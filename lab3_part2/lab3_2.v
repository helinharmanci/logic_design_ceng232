==> flow/design.v <==
`timescale 1ns / 1ps 
module lab3_2(
			input[4:0] smartCode,
			input CLK, 
			input lab,  
			input [1:0] mode,  
			output reg [5:0] numOfStuInMera,
			output reg [5:0] numOfStuInDigital,
			output reg restrictionWarnMera, 
			output reg isFullMera,  
			output reg isEmptyMera,  
			output reg unlockMera,	 
			output reg restrictionWarnDigital, 
			output reg isFullDigital,  
			output reg isEmptyDigital,  
			output reg unlockDigital  
	);
	integer i;
	integer ones;
	initial begin
			numOfStuInMera=0;
			numOfStuInDigital=0;
			restrictionWarnMera=0;
			isFullMera=0;
			isEmptyMera=1'b1;
			unlockMera=0;		
			restrictionWarnDigital=0;
			isFullDigital=0;
			isEmptyDigital=1'b1;
			unlockDigital=0;
	end
	always @(posedge CLK)
	begin 
		unlockMera=0;
		unlockDigital=0;
		i=0;
		ones=0;
		restrictionWarnDigital=0;
		restrictionWarnMera=0;
		if(mode==2'b01)  
		begin
			for (i=0;i<5;i=i+1) begin  
				if (smartCode[i]==1'b1)
				begin
					ones=ones+1;
				end
			end
			if (lab==1'b0) 
			begin
				if (numOfStuInDigital<15)  
				begin 
					unlockDigital=1;
					isEmptyDigital=0;
					numOfStuInDigital=numOfStuInDigital+1;
				end
				else  
				begin
					if (ones %2==0)  
					begin
						if(numOfStuInDigital==30)
						begin
							isFullDigital=1;
						end
						else
						begin
							restrictionWarnDigital=1;
						end
					end
					else  
					begin
						if (numOfStuInDigital<30)  
						begin
							unlockDigital=1;
							numOfStuInDigital=numOfStuInDigital+1;
							if (numOfStuInDigital==30)  
							begin
								isFullDigital=1;
							end
						end
						else  
						begin
							isFullDigital=1;
						end
					end
				end
			end
			else  
			begin 
				if (numOfStuInMera<15)  
				begin
					unlockMera=1;
					isEmptyMera=0;
					numOfStuInMera=numOfStuInMera+1;
				end
				else  
				begin
					if (ones%2!=0)  
					begin
						if(numOfStuInMera==30)
						begin
							isFullMera=1;
						end
						else  
						begin
							restrictionWarnMera=1;
						end
					end
					else 
					begin
						if(numOfStuInMera<30)  
						begin
							unlockMera=1;
							numOfStuInMera=numOfStuInMera+1;
							if (numOfStuInMera==30)
							begin
								isFullMera=1;
							end
						end
						else  
						begin
							isFullMera=1;
						end
					end
				end		
			end
		end
		else if (mode==2'b00)  
		begin
			if (lab ==0)  
			begin
				if (numOfStuInDigital!=0)
				begin
					unlockDigital=1;  
					numOfStuInDigital=numOfStuInDigital-1;
					if (numOfStuInDigital==1'b0)  
					begin
						isEmptyDigital=1'b1;
					end
				end
			end
			else  
			begin
				if (numOfStuInMera!=0)
				begin
					unlockMera=1'b1;
					numOfStuInMera=numOfStuInMera-1;
					if (numOfStuInMera==0)
					begin
						isEmptyMera=1'b1;
					end
				end
			end
		end
		else  
		begin
			restrictionWarnMera=0;
			restrictionWarnDigital=0;
			unlockMera=0;
			unlockDigital=0;
		end
	end
endmodule
* Reports on lab3_2 *
Tool output for the design above, in the order of the flow.
Line numbers count from 1 in the design file above.
Operators: Yosys type, input widths -> output width; for muxes data width and select width s.
Library cell names are shortened.
A cell with n/a has no value.

design
  design top = lab3_2
  clock = CLK
  cell library = sky130hd
  corner = tt_025C_1v80

* Word level *
Counts by Yosys on the flattened word-level netlist (proc, flatten, opt, wreduce; memories kept). Register bits leave out memories and registers merged into their read ports (data or address). Print and check cells are left out. Cells with the same type and inputs are merged into one.

word-level totals
  output and inout bits = 20
  register bits = 20
  word-level cells = 134
  input port bits = 9

operators by class
  equality and inequality tests = 19
  multiplexer cells = 66
  add/sub/neg operators = 8
  bitwise gates (word level) = 7
  reduce/logical cells = 20
  magnitude comparators = 4

operators by type and width
  cell                   count
  $mux 32                9
  $add 32x2->32 const B  4
  $mux 6                 16
  $mux 1                 41
  $logic_not 32->1       1
  $reduce_bool 32->1     1
  $eq 6x5->1 const B     4
  $reduce_and 6->1       4
  $add 6x1->6 const B    2
  $sub 6x1->6 const B    2
  $lt 6x4->1 const B     2
  $lt 6x5->1 const B     2
  $logic_not 6->1        2
  $reduce_bool 6->1      2
  $reduce_bool 2->1      5
  $reduce_and 5->1       2
  $ne 2x1->1 const B     4
  $ne 2x2->1 const B     4
  $reduce_or 4->1        2
  $not 1->1              6
  $ne 3x1->1 const B     2
  $ne 3x2->1 const B     2
  $ne 3x3->1 const B     2
  $eq 2x1->1 const B     1
  $logic_not 2->1        1
  $and 1x1->1            1

* Logic depth *
Depth = most cells in a row (Yosys ltp): at word level without a register or memory, in the mapped netlist without a sequential cell, where the memories' decode and read muxes count.

logic depth
  depth after elaboration = 20
  ABC_AREA = 0
  depth in mapped cells = 6
  mapped depth without buffers = 6

* Mapped cells and area *
Yosys stat after the flow's synthesis: flattened, memories mapped to cells. It holds for the ABC_AREA given above (unset counts as 0); a run with the other value may have another netlist.

cells by type
  type      count  total area (um^2)
  edfxtp_1  16     480.461
  ha_1      10     125.12
  dfxtp_1   4      80.077
  xor2_1    7      61.309
  nand3b_1  7      52.55
  xnor2_1   6      52.55
  nand2_1   11     41.29
  nor4b_1   4      35.034
  a21oi_1   6      30.029
  inv_1     8      30.029
  nand3_1   5      25.024
  xnor3_2   1      23.773
  nor2_1    6      22.522
  o2111a_1  2      22.522
  mux2i_1   2      20.019
  nand4_1   3      18.768
  o22ai_1   3      18.768
  a41oi_1   2      17.517

Other cell types: 23; their cells: 30.

synthesis totals
  synthesis area = 1381.3 um^2
  flip-flop cells = 20
  buffers = 5
  cells in the netlist = 133
  sequential area = 560.5 um^2

* Path before layout *
Source: OpenSTA report_checks on the synthesized netlist (no wires, ideal clock, input and output delay 20% of the period each), path of least setup slack; recovery checks are left aside. Register names are those of the netlist, which keeps one name where synthesis merged equal registers.

timing path after synthesis
  path type = input-to-reg
  start point = in smartCode[1]
  end point = reg numOfStuInDigital[0]
  setup slack = 0.526 ns
  buffers on the path = 0
  setup time = 0.363 ns
  external input delay = 0.494 ns
  arrival time = 1.581 ns
  path delay = 1.450 ns
  driving pins on the path = 4
  launch time at the first pin = 0.494 ns
  required time = 2.107 ns
  period = 2.47 ns
  synthesis period reached = 1.944 ns

"path delay" = arrival - input delay + setup time.
"driving pins on the path" counts driving pins, that of a launching flip-flop among them; a cell with two outputs on the path counts twice.
"synthesis period reached" is the clock period less the worst setup slack; recovery checks do not enter. This is arithmetic on one report: input and output delays are still those of the set period (20% each).
The rows between start and end are the longest chain of elaborated cells between them; the timing report does not say that the signal goes this way. Where chains are equally long, one stands for them.
Each line given opens the expression or statement behind the cell; cells for indexed reads and writes are added by Yosys, which also makes memories of some case tables.
A register here has more assigning lines than the two given.
The path ends at the enable pin of a flip-flop; only ways to that pin are counted.

on the way, after synthesis
  cells stage by stage = xnor3_2 xnor2_2 o211ai_2 a21oi_1
  cells in the longest elaborated chain = 15
  elaborated cells between the ends (all ways) = 15
  RTL lines with such cells = 4
  those cells by class = add/sub (3); eq/ne (1); mux (8); logic (1); reduce/logical (2)

RTL lines, path after synthesis
  what              RTL line  text
  start, declared   3         input[4:0] smartCode,
  $mux 32           43        if (smartCode[i]==1'b1)
  $mux 32           40        if(mode==2'b01)
  $add 32x2->32     45        ones=ones+1;
  $mux 32           43
  $mux 32           40
  $add 32x2->32     45
  $mux 32           43
  $mux 32           40
  $add 32x2->32     45
  $mux 32           43
  $mux 32           40
  $and 1x1->1       n/a
  $logic_not 32->1  58        if (ones %2==0)
  $ne 3x3->1        n/a
  $reduce_and 6->1  n/a
  end, assigned     54        numOfStuInDigital=numOfStuInDigital+1;
  end, assigned     74        numOfStuInDigital=numOfStuInDigital+1;
  end, declared     8         output reg [5:0] numOfStuInDigital,

* Path in the finished layout *
From the final timing report of stored run 2: the path of least setup slack in the routed layout; clock arrival at registers is part of the times.

timing path after layout
  path type = input-to-reg
  start point = in smartCode[1]
  end point = reg numOfStuInMera[0]
  arrival time = 2.35 ns
  required time = 2.75 ns
  launch time at the first pin = 0.56 ns
  setup slack = 0.40 ns
  external input delay = 0.56 ns
  buffers on the path = 1
  driving pins on the path = 5
  setup time = 0.35 ns
  period = 2.8 ns

The rows between start and end are the longest chain of elaborated cells between them; the timing report does not say that the signal goes this way. Where chains are equally long, one stands for them.
A register here has more assigning lines than the two given.
The path ends at the enable pin of a flip-flop; only ways to that pin are counted.

on the way, after layout
  cells stage by stage = clkdlybuf4s50_1 xnor3_2 xor2_1 nand2_1 a21oi_1
  cells in the longest elaborated chain = 15
  elaborated cells between the ends (all ways) = 15
  RTL lines with such cells = 4
  those cells by class = add/sub (3); eq/ne (1); mux (8); logic (1); reduce/logical (2)

RTL lines, path after layout
  what                RTL line  text
  start, declared     3         input[4:0] smartCode,
  $mux 32             43        if (smartCode[i]==1'b1)
  $mux 32             40        if(mode==2'b01)
  $add 32x2->32       45        ones=ones+1;
  $mux 32             43
  $mux 32             40
  $add 32x2->32       45
  $mux 32             43
  $mux 32             40
  $add 32x2->32       45
  $mux 32             43
  $mux 32             40
  $and 1x1->1         n/a
  $reduce_bool 32->1  97        if (ones%2!=0)
  $ne 3x3->1          n/a
  $reduce_and 6->1    n/a
  end, assigned       93        numOfStuInMera=numOfStuInMera+1;
  end, assigned       113       numOfStuInMera=numOfStuInMera+1;
  end, declared       7         output reg [5:0] numOfStuInMera,

Appendix: measured runs

lab3_2 through Yosys and OpenROAD on sky130hd: 2 stored runs, unordered, with their settings and measured results. The constraints put input and output delay at 20% of the set period each and load the outputs with 0.01 pF.
"worst setup path time (ns)": the worst setup path's part of the clock period (all of it between registers, 20% less for each end at a port) less its slack. A launch clock that arrives late makes it longer, a capture clock that arrives late makes it shorter.
"finish__power__total" is the tool's figure for a default switching activity; nothing was simulated.

settings of stored run 1
{
  "period_ns": 2.04,
  "CORE_UTILIZATION": 72,
  "SETUP_SLACK_MARGIN": -0.12,
  "PLACE_DENSITY_LB_ADDON": 0.09,
  "CORE_ASPECT_RATIO": 0.55,
  "CORE_MARGIN": 4,
  "SLEW_MARGIN": 10,
  "MAX_ROUTING_LAYER": "met5",
  "CAP_MARGIN": 20
}
report of stored run 1: did not finish, place, FLW-0024

settings of stored run 2
{
  "period_ns": 2.8,
  "CORE_UTILIZATION": 49,
  "SETUP_SLACK_MARGIN": 0.12,
  "PLACE_DENSITY_LB_ADDON": 0.24,
  "CORE_MARGIN": 8,
  "CELL_PAD_IN_SITES_GLOBAL_PLACEMENT": 0,
  "CELL_PAD_IN_SITES_DETAIL_PLACEMENT": 0,
  "TNS_END_PERCENT": 80,
  "ABC_AREA": 0,
  "GPL_TIMING_DRIVEN": 0,
  "GPL_ROUTABILITY_DRIVEN": 1,
  "CTS_CLUSTER_SIZE": 92,
  "MIN_ROUTING_LAYER": "met1",
  "CAP_MARGIN": 20,
  "SLEW_MARGIN": 20
}
report of stored run 2
yosys chip area after synthesis (um^2): 1381.3
finish__design__die__area: 4774.1
finish__design__instance__area__stdcell: 1726.7
finish__design__instance__utilization: 0.6371
finish__timing__setup__ws: 0.397
finish__timing__setup__tns: 0.000
finish__power__total: 6.535e-04
worst setup path time (ns): 1.84
worst setup path kind: input-to-reg
